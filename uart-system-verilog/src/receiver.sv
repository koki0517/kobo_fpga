==> flow/design.v <==
module receiver #(
  parameter [31:0] CLOCK_FREQUENCY = 32'd100_000_000,
  parameter [31:0] BAUD_RATE       = 32'd230400,
  parameter [31:0] WORD_WIDTH      = 32'd8
) (
  input                   clk,
  input                   rst,
  input                   din,
  output [WORD_WIDTH-1:0] dout,
  input                   full,
  output                  we
);
  localparam [31:0] CLOCKS_PER_BIT = CLOCK_FREQUENCY / BAUD_RATE;
  typedef enum logic [1:0] {
    STATE_WAIT         = 2'h0,
    STATE_RECEIVE_BITS = 2'h1,
    STATE_WRITE_WORD   = 2'h2
  } state_t;
  state_t                state;
  logic [WORD_WIDTH+1:0] data;
  logic [31:0]           clock_counts;
  logic                  half_clock_counts;
  logic                  full_clock_counts;
  assign dout = data[WORD_WIDTH:1];
  assign we = (state == STATE_WRITE_WORD);
  always_ff@(posedge clk)
  if (rst)
    state <= STATE_WAIT;
  else
    case (state)
      STATE_WAIT:         state <= (~din) ? STATE_RECEIVE_BITS : state;
      STATE_RECEIVE_BITS:
        if (full_clock_counts) begin
          if (~data[0])
            state <= (data[WORD_WIDTH+1] && (~full)) ? STATE_WRITE_WORD : STATE_WAIT;
          else
            state <= (data == {{WORD_WIDTH+2}{1'b1}}) ? STATE_WAIT : state;
        end
        else
          state <= state;
      STATE_WRITE_WORD:   state <= STATE_WAIT;
      default:            state <= state;
    endcase
  always_ff@(posedge clk)
  if (rst)
    data <= {{WORD_WIDTH+2}{1'b1}};
  else
    case (state)
      STATE_RECEIVE_BITS: data <= half_clock_counts ? {din, data[WORD_WIDTH+1:1]} : data;
      STATE_WRITE_WORD:   data <= data;
      default:            data <= {{WORD_WIDTH+2}{1'b1}};
    endcase
  always_ff@(posedge clk)
  if (rst)
    clock_counts <= 32'h0;
  else
    case (state)
      STATE_RECEIVE_BITS: clock_counts <= full_clock_counts ? 32'h0 : clock_counts + 32'h1;
      default:            clock_counts <= 32'h0;
    endcase
  assign half_clock_counts = (clock_counts == (CLOCKS_PER_BIT / 2));
  assign full_clock_counts = (clock_counts == (CLOCKS_PER_BIT - 1));
endmodule
From RTL to reports: receiver
What the tools print for receiver, step after step. Lines are those of the file above, counted from 1. Library cell names are shortened. A cell with n/a has no value.

Design top: receiver. Clock: clk. Standard-cell library: sky130hd. Timing corner: tt_025C_1v80.

Word-level counts
Source: Yosys, flattened and elaborated, memories not mapped. Widths are those after wreduce. Registers that Yosys merges into a memory's read port (data or address) are not register bits. Print and check cells do not count. Equal cells are merged and count once.

The figure for register bits is 44. Under input bits stands 4. The entry for output and inout port bits reads 9. Elaborated cells: 30.

The figure for $add $sub $neg is 1. For equal/unequal tests the number is 9. Muxes and demuxes: 8. Bitwise logic cells: 3. The figure for reduce/logical cells is 6.

Operator list (number): 32-bit by 1-bit adder with 32-bit output (second input constant) (1); 32-bit by 8-bit equality test with 1-bit output (second input constant) (1); 32-bit by 9-bit equality test with 1-bit output (second input constant) (1); 10-bit case mux with 2-bit select (1); 10-bit equality test (second input constant) (1); 10-bit two-way mux (1); 2-bit two-way mux (5); 2-bit != test (second input constant) (3); 2-bit case mux with 3-bit select (1); 4-bit AND reduction (1); 1-bit inverter (3); 3-bit != test (second input constant) (1); 3-bit nonzero test (1); 3-bit OR reduction (1); 2-bit by 1-bit equality test with 1-bit output (second input constant) (1); 2-bit equality test (second input constant) (1); 2-bit zero test (1); 2-bit AND reduction (1); 1-bit logical AND (1).

Logic depth
Depth = most cells in a row (Yosys ltp): at word level without a register or memory, in the mapped netlist without a sequential cell, where the memories' decode and read muxes count.

The figure for depth in word-level cells is 6. ABC_AREA: 0. For mapped depth the number is 8. For gate-level depth less buffers the number is 7.

Synthesis result
Yosys stat after the flow's synthesis: flattened, memories mapped to cells. It holds for the ABC_AREA given above (unset counts as 0); a run with the other value may have another netlist.

Cells by type (number): dfxtp_1 (45); xnor2_1 (20); nor2_1 (40); o22a_1 (10); xor2_1 (9); and4_1 (7); buf_4 (8); nand3_1 (12); nor4_1 (9); nand4_1 (8); nor3_1 (9); nand2_1 (11); and3_1 (4); ha_1 (2); clkbuf_1 (6); inv_1 (5); nor4b_1 (2); a2bb2oi_2 (1).

Not listed: further types 16, cells in them 18.

The figure for mapped cells is 226. The figure for mapped area is 2019.4 sq um. The figure for area of sequential cells is 900.9 sq um. The entry for flip-flop cells reads 45. The entry for buffers reads 16.

Timing after synthesis
Path of least setup slack by OpenSTA after synthesis, without wires, with an ideal clock, recovery checks aside; 20% of the period is set as input and as output delay. Where synthesis merged equal registers, the netlist keeps one of their names.

Path type: reg-to-reg. From: reg clock_counts[0]. To: reg data[9]. For period the number is 2.17 ns. The entry for library setup time reads 0.117 ns. For time at the first pin the number is 0.000 ns. The entry for data arrival time reads 1.824 ns. The entry for slack reads 0.229 ns. For delay of the path the number is 1.941 ns. For stages on the path the number is 8. The figure for buffers on the path is 1. Under synthesis period reached stands 1.941 ns.

"delay of the path" = arrival - input delay + setup time. "stages on the path": output pins that drive a net of the path, with the launching flip-flop's if there is one; two outputs of one cell count as two. "synthesis period reached" = period - worst setup slack (recovery checks aside). The figure is calculated, with input and output delays left at 20% of the set period. Between the ends stands the longest chain of elaborated cells between them, by number of cells; it is not shown to be the way that was timed. Of several equally long chains one is given. Each line given opens the expression or statement behind the cell; cells for indexed reads and writes are added by Yosys, which also makes memories of some case tables. At most two assigning lines are given for a register; there are more.

Cells stage by stage: dfxtp_1 -> ha_1 -> nor4b_1 -> and4_1 -> nand4_2 -> or4_1 -> buf_2 -> o22a_1. For length of the longest elaborated chain the number is 3. The entry for elaborated cells on any way between the ends reads 5.

Ends and longest elaborated chain, after synthesis: from (decl) (line 21) `logic [31:0]           clock_counts;`; from (assign) (line 55) `clock_counts <= 32'h0;`; from (assign) (line 58) `STATE_RECEIVE_BITS: clock_counts <= full_clock_counts ? 32'h0 : clock_counts + 32'h1;`; 32-bit by 8-bit equality test with 1-bit output (line 61) `assign half_clock_counts = (clock_counts == (CLOCKS_PER_BIT / 2));`; 10-bit two-way mux (line 49) `STATE_RECEIVE_BITS: data <= half_clock_counts ? {din, data[WORD_WIDTH+1:1]} : data;`; 10-bit case mux with 2-bit select (line 48) `case (state)`; to (assign) (line 46) `data <= {{WORD_WIDTH+2}{1'b1}};`; to (assign) (line 49); to (decl) (line 20) `logic [WORD_WIDTH+1:0] data;`.

Hand-over note for receiver

receiver on sky130hd: 2 stored runs with different settings, listed in no order. Input and output delays are each 20% of the period that was set; the output load is 0.01 pF.

Stored run 1 has these settings: period_ns 1.38; CORE_UTILIZATION 58; CORE_MARGIN 5; CELL_PAD_IN_SITES_GLOBAL_PLACEMENT 3; GPL_ROUTABILITY_DRIVEN 1; CTS_CLUSTER_DIAMETER 184; CAP_MARGIN 10; SLEW_MARGIN 20. Outcome: incomplete, placement halted on GPL-0301.

Stored run 2 has these settings: period_ns 2.14; CORE_UTILIZATION 72; PLACE_DENSITY_LB_ADDON 0.17; CORE_ASPECT_RATIO 0.61; CORE_MARGIN 4; CELL_PAD_IN_SITES_GLOBAL_PLACEMENT 3; CELL_PAD_IN_SITES_DETAIL_PLACEMENT 1; ABC_AREA 0; GPL_ROUTABILITY_DRIVEN 1; CTS_CLUSTER_DIAMETER 212; CAP_MARGIN 20; SLEW_MARGIN 20. Outcome: incomplete, placement halted on FLW-0024.

End of note.
